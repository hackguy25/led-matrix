==> flow/design.v <==
module LM_pixel_loop #(
    parameter SLICE_BITS = 1,
)(
    input clk,
    input clk_enable,
    output reg [4:0] line,
    output reg [4:0] next_line,
    output reg [5:0] next_column,
    output reg [SLICE_BITS:0] next_slice,
    output reg matrix_OE,
    output reg matrix_clk,
    output reg matrix_lat,
);
reg [7:0] state;
always @(posedge clk) begin
    if (clk_enable) begin
        casex (state)
            8'b0000_0000: begin
                matrix_clk <= 1'b0;
            end
            8'b0xxx_xxx1: begin
                matrix_clk <= 1'b1;
            end
            8'b0xxx_xxx0: begin
                matrix_clk <= 1'b0;
                next_column <= state[6:1];
            end
            8'b1000_0000: begin
                matrix_clk <= 1'b0;
                next_column <= 6'b000000;
                next_line <= line + 2;
                if (line == 5'b11110) next_slice <= next_slice + 1;
            end
            8'b1111_1100: begin
                matrix_OE <= 1'b1;
            end
            8'b1111_1101: begin
                matrix_lat <= 1'b1;
                line <= line + 1;
            end
            8'b1111_1110: begin
                matrix_lat <= 1'b0;
            end
            8'b1111_1111: begin
                matrix_OE <= 1'b0;
            end
        endcase
        state <= state + 1'b1;
    end
end
endmodule
Step by step through the tools: LM_pixel_loop
What the tools print for LM_pixel_loop, step after step.
Lines are those of the file above, counted from 1.
Library cell names are shortened.
{"block": "inputs", "top_module": "LM_pixel_loop", "clock": "clk", "cell_library": "sky130hd", "corner": "tt_025C_1v80"}

Word level
Counts by Yosys on the flattened word-level netlist (proc, flatten, opt, wreduce; memories kept). Register bits leave out memories and registers merged into their read ports (data or address). Print and check cells are left out.
{"block": "bits", "reg_bits": 29, "inputBits": 2, "mem_bits_ro": 0, "clocked_rd_ports_x_width": 0, "mem_bits_rw": 0, "wordCells": 40, "latch_bits": 0, "n_memories": 0}
{"block": "classes", "bitwise": 1, "n_addsub": 4, "multipliers": 0, "reduce_and_logical": 15, "cmp": 0, "n_div": 0, "equal": 7, "n_mux": 5, "shifts": 0}
{"block": "ops", "op": "equality test 8 bit (second input constant)", "n": 5}
{"block": "ops", "op": "AND reduction 3 bit", "n": 5}
{"block": "ops", "op": "parallel mux 6 bit (select 2 bit)", "n": 1}
{"block": "ops", "op": "adder 8 x 1 -> 8 bit (second input constant)", "n": 1}
{"block": "ops", "op": "zero test 8 bit", "n": 1}
{"block": "ops", "op": "nonzero test 2 bit", "n": 3}
{"block": "ops", "op": "parallel mux 1 bit (select 2 bit)", "n": 3}
{"block": "ops", "op": "adder 5 x 1 -> 5 bit (second input constant)", "n": 1}
{"block": "ops", "op": "adder 5 x 2 -> 5 bit (second input constant)", "n": 1}
{"block": "ops", "op": "equality test 5 bit (second input constant)", "n": 1}
{"block": "ops", "op": "OR reduction 2 bit", "n": 2}
{"block": "ops", "op": "AND reduction 4 bit", "n": 1}
{"block": "ops", "op": "nonzero test 3 bit", "n": 1}
{"block": "ops", "op": "adder 2 x 1 -> 2 bit (second input constant)", "n": 1}
{"block": "ops", "op": "equality test 2 x 1 -> 1 bit (second input constant)", "n": 1}
{"block": "ops", "op": "zero test 2 bit", "n": 1}
{"block": "ops", "op": "AND reduction 2 bit", "n": 1}
{"block": "ops", "op": "NOT 1 bit", "n": 1}
{"block": "ops", "op": "2-to-1 mux 1 bit", "n": 1}

Depth
Depth = most cells in a row (Yosys ltp): at word level without a register or memory, in the mapped netlist without a sequential cell, where the memories' decode and read muxes count.
{"block": "logic_depth", "depth_word": 4, "abc_area": 0, "ltp_mapped": 4, "depth_no_buf": 4}

Mapped cells and area
Source: synth_stat.txt of the flow (Yosys; design flattened, memories mapped). It holds for the ABC_AREA given above (unset counts as 0); a run with the other value may have another netlist.
The area totals of this step are shown rounded.
{"block": "types", "type": "edfxtp_1", "n": 29, "type_area_um2": 870.835}
{"block": "types", "type": "ha_1", "n": 7, "type_area_um2": 87.584}
{"block": "types", "type": "xnor2_1", "n": 8, "type_area_um2": 70.067}
{"block": "types", "type": "xor2_1", "n": 4, "type_area_um2": 35.034}
{"block": "types", "type": "nand3_1", "n": 6, "type_area_um2": 30.029}
{"block": "types", "type": "inv_1", "n": 7, "type_area_um2": 26.275}
{"block": "types", "type": "o211a_1", "n": 2, "type_area_um2": 20.019}
{"block": "types", "type": "nand2_1", "n": 5, "type_area_um2": 18.768}
{"block": "types", "type": "clkbuf_1", "n": 4, "type_area_um2": 15.014}
{"block": "types", "type": "and3_1", "n": 2, "type_area_um2": 12.512}
{"block": "types", "type": "nand4_1", "n": 2, "type_area_um2": 12.512}
{"block": "types", "type": "nor4_2", "n": 1, "type_area_um2": 12.512}
{"block": "types", "type": "and3_4", "n": 1, "type_area_um2": 11.261}
{"block": "types", "type": "nand3b_2", "n": 1, "type_area_um2": 11.261}
{"block": "types", "type": "mux2i_1", "n": 1, "type_area_um2": 10.01}
{"block": "types", "type": "and4_1", "n": 1, "type_area_um2": 8.758}
{"block": "types", "type": "a21boi_1", "n": 1, "type_area_um2": 7.507}
{"block": "types", "type": "nor2_1", "n": 2, "type_area_um2": 7.507}
Not listed: further types 3, cells in them 3.
{"block": "mapped", "ffs": 29, "seqArea_um2": 871, "cells": 87, "mapped_area_um2": 1280, "n_buf": 5}

Worst setup path after synthesis
OpenSTA on the mapped netlist: ideal clock, no wires. The path of least setup slack (recovery checks aside). Input and output delay are each 20% of the period. Register names are those of the netlist, which keeps one name where synthesis merged equal registers.
{"block": "synth_timing", "path_type": "flip-flop to flip-flop", "startpoint": "register state[2]", "endpoint": "register next_column[0]", "n_path_buf": 0, "launch_ns": 0.000, "path_delay_ns": 1.686, "path_stages": 4, "t_required_ns": 2.323, "slack_ns": 1.004, "tclk_ns": 2.69, "setup_ns": 0.367, "arrival_ns": 1.319, "period_less_setup_slack_ns": 1.686}
"path_delay_ns" = arrival - input delay + setup time.
"path_stages": output pins that drive a net of the path, with the launching flip-flop's if there is one; two outputs of one cell count as two.
"period_less_setup_slack_ns" is the clock period less the worst setup slack; recovery checks do not enter. This is arithmetic on one report: input and output delays are still those of the set period (20% each).
Between the ends stands the longest chain of elaborated cells between them, by number of cells; it is not shown to be the way that was timed. Of several equally long chains one is given.
A line is the first line of the expression or statement that the cell stems from. Yosys adds cells for indexed reads and writes and turns some case tables into memories.
Only ways into the end's enable, where the timed path ends, are counted here.
{"block": "synth_between", "path_cell_list": "edfxtp_1 nor4_2 nand3b_2 mux2i_1", "elab_chain_cells": 4}
{"block": "synth_lines", "element": "from (decl)", "line_no": 14, "source": "reg [7:0] state;"}
{"block": "synth_lines", "element": "from (assign)", "line_no": 48, "source": "state <= state + 1'b1;"}
{"block": "synth_lines", "element": "zero test 8 bit", "line_no": 17, "source": "casex (state)"}
{"block": "synth_lines", "element": "OR reduction 2 bit"}
{"block": "synth_lines", "element": "NOT 1 bit"}
{"block": "synth_lines", "element": "AND reduction 3 bit"}
{"block": "synth_lines", "element": "to (assign)", "line_no": 26, "source": "next_column <= state[6:1];"}
{"block": "synth_lines", "element": "to (assign)", "line_no": 30, "source": "next_column <= 6'b000000;"}
{"block": "synth_lines", "element": "to (decl)", "line_no": 8, "source": "output reg [5:0] next_column,"}

Path in the finished layout
Path of least setup slack in the final report of record 1 (OpenROAD, finished layout, wires in). Where an end is a register, its clock arrival counts in the times.
{"block": "layout_timing", "path_type": "input port to flip-flop", "startpoint": "input clk_enable", "endpoint": "register next_column[0]", "tclk_ns": 2.32, "slack_ns": 0.24, "n_path_buf": 1, "t_required_ns": 2.24, "in_delay_ns": 0.46, "setup_ns": 0.36, "arrival_ns": 1.99, "launch_ns": 0.46, "path_stages": 3}
Between the ends stands the longest chain of elaborated cells between them, by number of cells; it is not shown to be the way that was timed. Of several equally long chains one is given.
{"block": "layout_between", "path_cell_list": "clkdlybuf4s50_1 nand2_1 mux2i_1", "elab_chain_cells": 1}
{"block": "layout_lines", "element": "from (decl)", "line_no": 5, "source": "input clk_enable,"}
{"block": "layout_lines", "element": "AND reduction 3 bit"}
{"block": "layout_lines", "element": "to (assign)", "line_no": 26, "source": "next_column <= state[6:1];"}
{"block": "layout_lines", "element": "to (assign)", "line_no": 30, "source": "next_column <= 6'b000000;"}
{"block": "layout_lines", "element": "to (decl)", "line_no": 8, "source": "output reg [5:0] next_column,"}

2 stored runs of LM_pixel_loop in the flow (synthesis by Yosys, layout by OpenROAD, sky130hd cells), in arbitrary order. Constraints: input delay and output delay 20% of the set period each, output load 0.01 pF.
By "period_less_ws_ns" is meant the clock period of the run minus its worst setup slack. This is arithmetic on one report: input and output delays are still those of the set period (20% each).
"worst_setup_path_time_ns" = time allowed to the worst setup path (clock period - input delay - output delay, where it has them) - its slack; a late launch clock adds to it, a late capture clock takes from it.
"totalPower_w": no workload was simulated; the value follows from the tool's default switching activity.
The results are shown rounded.

{"run": "record 1", "settings": { "period_ns": 2.32, "CORE_UTILIZATION": 37, "PLACE_DENSITY_LB_ADDON": 0.0, "CORE_ASPECT_RATIO": 1.56, "CELL_PAD_IN_SITES_GLOBAL_PLACEMENT": 3, "CELL_PAD_IN_SITES_DETAIL_PLACEMENT": 2, "GPL_TIMING_DRIVEN": 0, "GPL_ROUTABILITY_DRIVEN": 1, "CAP_MARGIN": 35, "SLEW_MARGIN": 35, "CORE_MARGIN": 2 }, "results": { "yosys_chip_area_um2": 1280, "die_footprint_um2": 3970, "final_stdcell_area_um2": 1640, "layout_utilization_frac": 0.499, "setup_ws_ns": 0.245, "tns_ns": 0.000, "hold_worst_slack_ns": 0.603, "totalPower_w": 0.00108, "period_less_ws_ns": 2.075, "worst_setup_path_time_ns": 1.61, "critical_path_kind": "input port to flip-flop" }}
{"run": "record 2", "settings": { "period_ns": 1.79, "CORE_UTILIZATION": 34, "SETUP_SLACK_MARGIN": 0.22, "PLACE_DENSITY_LB_ADDON": 0.27, "CORE_ASPECT_RATIO": 1.03, "CELL_PAD_IN_SITES_DETAIL_PLACEMENT": 0, "ABC_AREA": 0, "CAP_MARGIN": 15, "SLEW_MARGIN": 0, "CORE_MARGIN": 2 }, "results": { "yosys_chip_area_um2": 1280, "die_footprint_um2": 4290, "final_stdcell_area_um2": 1780, "layout_utilization_frac": 0.494, "setup_ws_ns": 0.224, "tns_ns": 0.000, "hold_worst_slack_ns": 0.541, "totalPower_w": 0.00141, "period_less_ws_ns": 1.566, "worst_setup_path_time_ns": 1.57, "critical_path_kind": "flip-flop to flip-flop" }}
