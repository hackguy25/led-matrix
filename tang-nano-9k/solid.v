==> flow/design.v <==
module prescaler
    #(
        parameter NUM = 2,
        parameter NUM_BITS = 1,
    )
    (
        input clk,
        input rst,
        output reg enable,
    );
    reg [NUM_BITS-1:0] cnt;
    wire [NUM_BITS-1:0] cnt_next;
    assign cnt_next = cnt + 1'd1;
    always @(posedge clk) begin
        if ((cnt == NUM) | rst) begin
            enable <= 1'b1;
            cnt <= NUM_BITS'h0;
        end
        else begin
            enable <= 1'b0;
            cnt <= cnt_next;
        end
    end
endmodule
module top (
    input clk,
	output H75_R1,
    output H75_R2,
    output H75_G1,
    output H75_G2,
    output H75_B1,
    output H75_B2,
    output H75_A,
    output H75_B,
    output H75_C,
    output H75_D,
    output H75_E,
    output reg H75_OE,
    output reg H75_Clk,
    output reg H75_Lat,
);
wire pixel_clk;
prescaler #(
    .NUM(27),
    .NUM_BITS(6),
)
psc (
    .clk(clk),
    .rst(1'b0),
    .enable(pixel_clk),
);
assign H75_R1 = 1'b1;
assign H75_R2 = 1'b1;
assign H75_G1 = 1'b1;
assign H75_G2 = 1'b1;
assign H75_B1 = 1'b1;
assign H75_B2 = 1'b1;
reg [7:0] state;
reg [4:0] line;
assign H75_A = line[0];
assign H75_B = line[1];
assign H75_C = line[2];
assign H75_D = line[3];
assign H75_E = line[4];
always @(posedge clk) begin
    if (pixel_clk) begin
        casex (state)
            8'b0xxx_xxx0: begin
                H75_Clk <= 1'b1;
            end
            8'b0xxx_xxx1: begin
                H75_Clk <= 1'b0;
            end
            8'b1000_0000: begin
                H75_OE <= 1'b1;
            end
            8'b1000_0001: begin
                H75_Lat <= 1'b0;
            end
            8'b1000_0010: begin
                H75_Lat <= 1'b0;
                line <= line + 1'b1;
            end
            8'b1000_0011: begin
                H75_OE <= 1'b0;
            end
        endcase
        state <= state + 1'b1;
    end
end
endmodule
* From RTL to reports: top *
The steps from the RTL of top to its reports follow in flow order.
Line numbers count from 1 in the design file above.
Operators: Yosys type, input widths -> output width; for muxes data width and select width s.
The mark -- stands for no value.

set-up
  design top = top
  clock port = clk
  standard-cell library = sky130hd
  timing corner = tt_025C_1v80

* Word level *
Counts by Yosys on the flattened word-level netlist (proc, flatten, opt, wreduce; memories kept). Register bits leave out memories and registers merged into their read ports (data or address). Print and check cells are left out. Cells with the same type and inputs are merged into one.

operators by class
  equality and inequality tests = 5
  $add $sub $neg = 3
  multiplexer cells = 3
  reductions and logical operators = 6

operator list
  kind                 count
  $eq 8x8->1 const B   3
  $add 8x1->8 const B  1
  $reduce_and 2->1     3
  $add 6x1->6 const B  1
  $eq 6x5->1 const B   1
  $add 5x1->5 const B  1
  $reduce_bool 2->1    2
  $pmux 1 s2           2
  $eq 2x1->1 const B   1
  $logic_not 2->1      1
  $mux 1               1

word-level totals
  flip-flop bits (word level) = 22
  output and inout bits = 14
  cells after elaboration = 23

* Depth *
Depth = most cells in a row (Yosys ltp): at word level without a register or memory, in the mapped netlist without a sequential cell, where the memories' decode and read muxes count.

depth
  depth after elaboration = 3
  ABC_AREA = 0
  mapped depth = 4
  mapped depth without buffers = 4

* Synthesis result *
Yosys stat after the flow's synthesis: flattened, memories mapped to cells. It holds for the ABC_AREA given above (unset counts as 0); a run with the other value may have another netlist.
Totals and module areas in this step are rounded.

synthesis totals
  buffers = 7
  mapped cells = 79
  mapped flip-flops = 22
  mapped area = 1000 µm²

cell types
  type                       count  area in all (µm²)
  sky130_fd_sc_hd__edfxtp_1  15     450.432
  sky130_fd_sc_hd__dfxtp_1   7      140.134
  sky130_fd_sc_hd__xnor2_1   10     87.584
  sky130_fd_sc_hd__ha_1      5      62.56
  sky130_fd_sc_hd__buf_4     7      52.55
  sky130_fd_sc_hd__nand3_1   9      45.043
  sky130_fd_sc_hd__and3_1    3      18.768
  sky130_fd_sc_hd__nor2b_1   3      18.768
  sky130_fd_sc_hd__xor2_1    2      17.517
  sky130_fd_sc_hd__nor4b_2   1      15.014
  sky130_fd_sc_hd__nor3b_2   1      12.512
  sky130_fd_sc_hd__inv_1     3      11.261
  sky130_fd_sc_hd__nor2_1    3      11.261
  sky130_fd_sc_hd__o211a_1   1      10.01
  sky130_fd_sc_hd__o21ai_0   2      10.01
  sky130_fd_sc_hd__and3_2    1      7.507
  sky130_fd_sc_hd__conb_1    2      7.507
  sky130_fd_sc_hd__nand2_1   2      7.507

Not listed: further types 2, cells in them 2.
The figures by module come from a second, unflattened synthesis with its own total; it is not the netlist above.

second synthesis, totals
  cell total of the unflattened synthesis = 81
  area (unflattened synthesis) = 1000 µm²

Each row is one instance without its submodules.

by module
  module     cells  area (µm²)  seq. area (µm²)  instances
  top        56     750         450              1
  prescaler  25     250         140              1

* Path before layout *
Source: OpenSTA report_checks on the synthesized netlist (no wires, ideal clock, input and output delay 20% of the period each), path of least setup slack; recovery checks are left aside. Register names are those of the netlist, which keeps one name where synthesis merged equal registers.

path after synthesis
  path kind = register to register
  start point = reg state[3]
  end point = reg line[0]
  arrival time = 1.432 ns
  slack = 0.163 ns
  path delay = 1.747 ns
  period = 1.91 ns
  setup time = 0.315 ns
  data required time = 1.595 ns
  stages on the path = 4
  time at the first pin = 0.000 ns
  synthesis period reached = 1.747 ns

"path delay" is the arrival time less input delay plus setup time.
"stages on the path" counts driving pins, that of a launching flip-flop among them; a cell with two outputs on the path counts twice.
"synthesis period reached" is the clock period less the worst setup slack; recovery checks do not enter. This is arithmetic on one report: input and output delays are still those of the set period (20% each).
The rows between start and end are the longest chain of elaborated cells between them; the timing report does not say that the signal goes this way. Where chains are equally long, one stands for them.
Each line given opens the expression or statement behind the cell; cells for indexed reads and writes are added by Yosys, which also makes memories of some case tables.

between the ends, after synthesis
  path through = sky130_fd_sc_hd__edfxtp_1 sky130_fd_sc_hd__or4_1 sky130_fd_sc_hd__nor3b_2 sky130_fd_sc_hd__and3_1
  length of the longest elaborated chain = 2
  elaborated cells between the ends (all ways) = 2
  classes of those cells = 1 x eq/ne; 1 x reduce/logical

RTL lines, path after synthesis
  element             line  source
  start: declaration  58    reg [7:0] state;
  start: assignment   88    state <= state + 1'b1;
  $eq 8x8->1          67    casex (state)
  $reduce_and 2->1    --
  end: assignment     82    line <= line + 1'b1;
  end: declaration    59    reg [4:0] line;

* Worst path after layout *
From the final timing report of flow run 1: the path of least setup slack in the routed layout; clock arrival at registers is part of the times.

path after layout
  path kind = register to register
  start point = reg state[3]
  end point = reg line[1]
  arrival time = 1.83 ns
  setup time = 0.30 ns
  period = 2.42 ns
  slack = 0.54 ns
  time at the first pin = 0.26 ns
  stages on the path = 4
  data required time = 2.37 ns

The rows between start and end are the longest chain of elaborated cells between them; the timing report does not say that the signal goes this way. Where chains are equally long, one stands for them.

between the ends, after layout
  path through = sky130_fd_sc_hd__edfxtp_1 sky130_fd_sc_hd__or4_1 sky130_fd_sc_hd__nor3b_2 sky130_fd_sc_hd__and3_1
  length of the longest elaborated chain = 2
  elaborated cells between the ends (all ways) = 2
  classes of those cells = 1 x eq/ne; 1 x reduce/logical

RTL lines, path after layout
  element             line  source
  start: declaration  58    reg [7:0] state;
  start: assignment   88    state <= state + 1'b1;
  $eq 8x8->1          67    casex (state)
  $reduce_and 2->1    --
  end: assignment     82    line <= line + 1'b1;
  end: declaration    59    reg [4:0] line;

Flow measurements of top on sky130hd: 2 stored runs with different settings, listed in no order. Input and output delays are each 20% of the period that was set; the output load is 0.01 pF.
"clock period achieved": clock period set for the run, less the worst setup slack. It is reckoned from that one timing run; input and output delays stay at 20% of the period that was set.
By "critical setup path time" is meant the share of the clock period that the worst setup path is allowed (20% is reserved at inputs, 20% at outputs), minus its slack. Clock arrival times at its registers enter into it.
"total power after layout" rests on the timing tool's default activity at the inputs, not on a simulated workload.
Values from the reports are rounded here.
Settings: . = not set for that run.

item                                     flow run 1            flow run 2
period_ns                                2.42                  2.18
CORE_UTILIZATION                         24                    31
SETUP_SLACK_MARGIN                       -0.01                 .
PLACE_DENSITY_LB_ADDON                   0.09                  0.2
HOLD_SLACK_MARGIN                        0.03                  .
CORE_ASPECT_RATIO                        1.15                  1.04
CORE_MARGIN                              9                     6
ABC_AREA                                 0                     .
GPL_TIMING_DRIVEN                        1                     0
CTS_CLUSTER_DIAMETER                     361                   237
SLEW_MARGIN                              0                     20
MIN_ROUTING_LAYER                        met1                  .
CAP_MARGIN                               20                    20
CTS_CLUSTER_SIZE                         .                     46
total power after layout (mW)            0.70                  0.64
clock period achieved (ns)               1.881                 1.877
utilization of the finished layout       0.3                   0.38
total negative setup slack (ns)          0.000                 0.000
standard-cell area after layout (µm²)    1200                  1200
chip area after synthesis (Yosys) (µm²)  1000                  1000
post-route worst hold slack (ns)         0.45                  0.45
die area (µm²)                           6800                  4700
setup slack of the worst path (ns)       0.54                  0.30
critical setup path time (ns)            1.88                  1.88
worst setup path type                    register to register  register to register
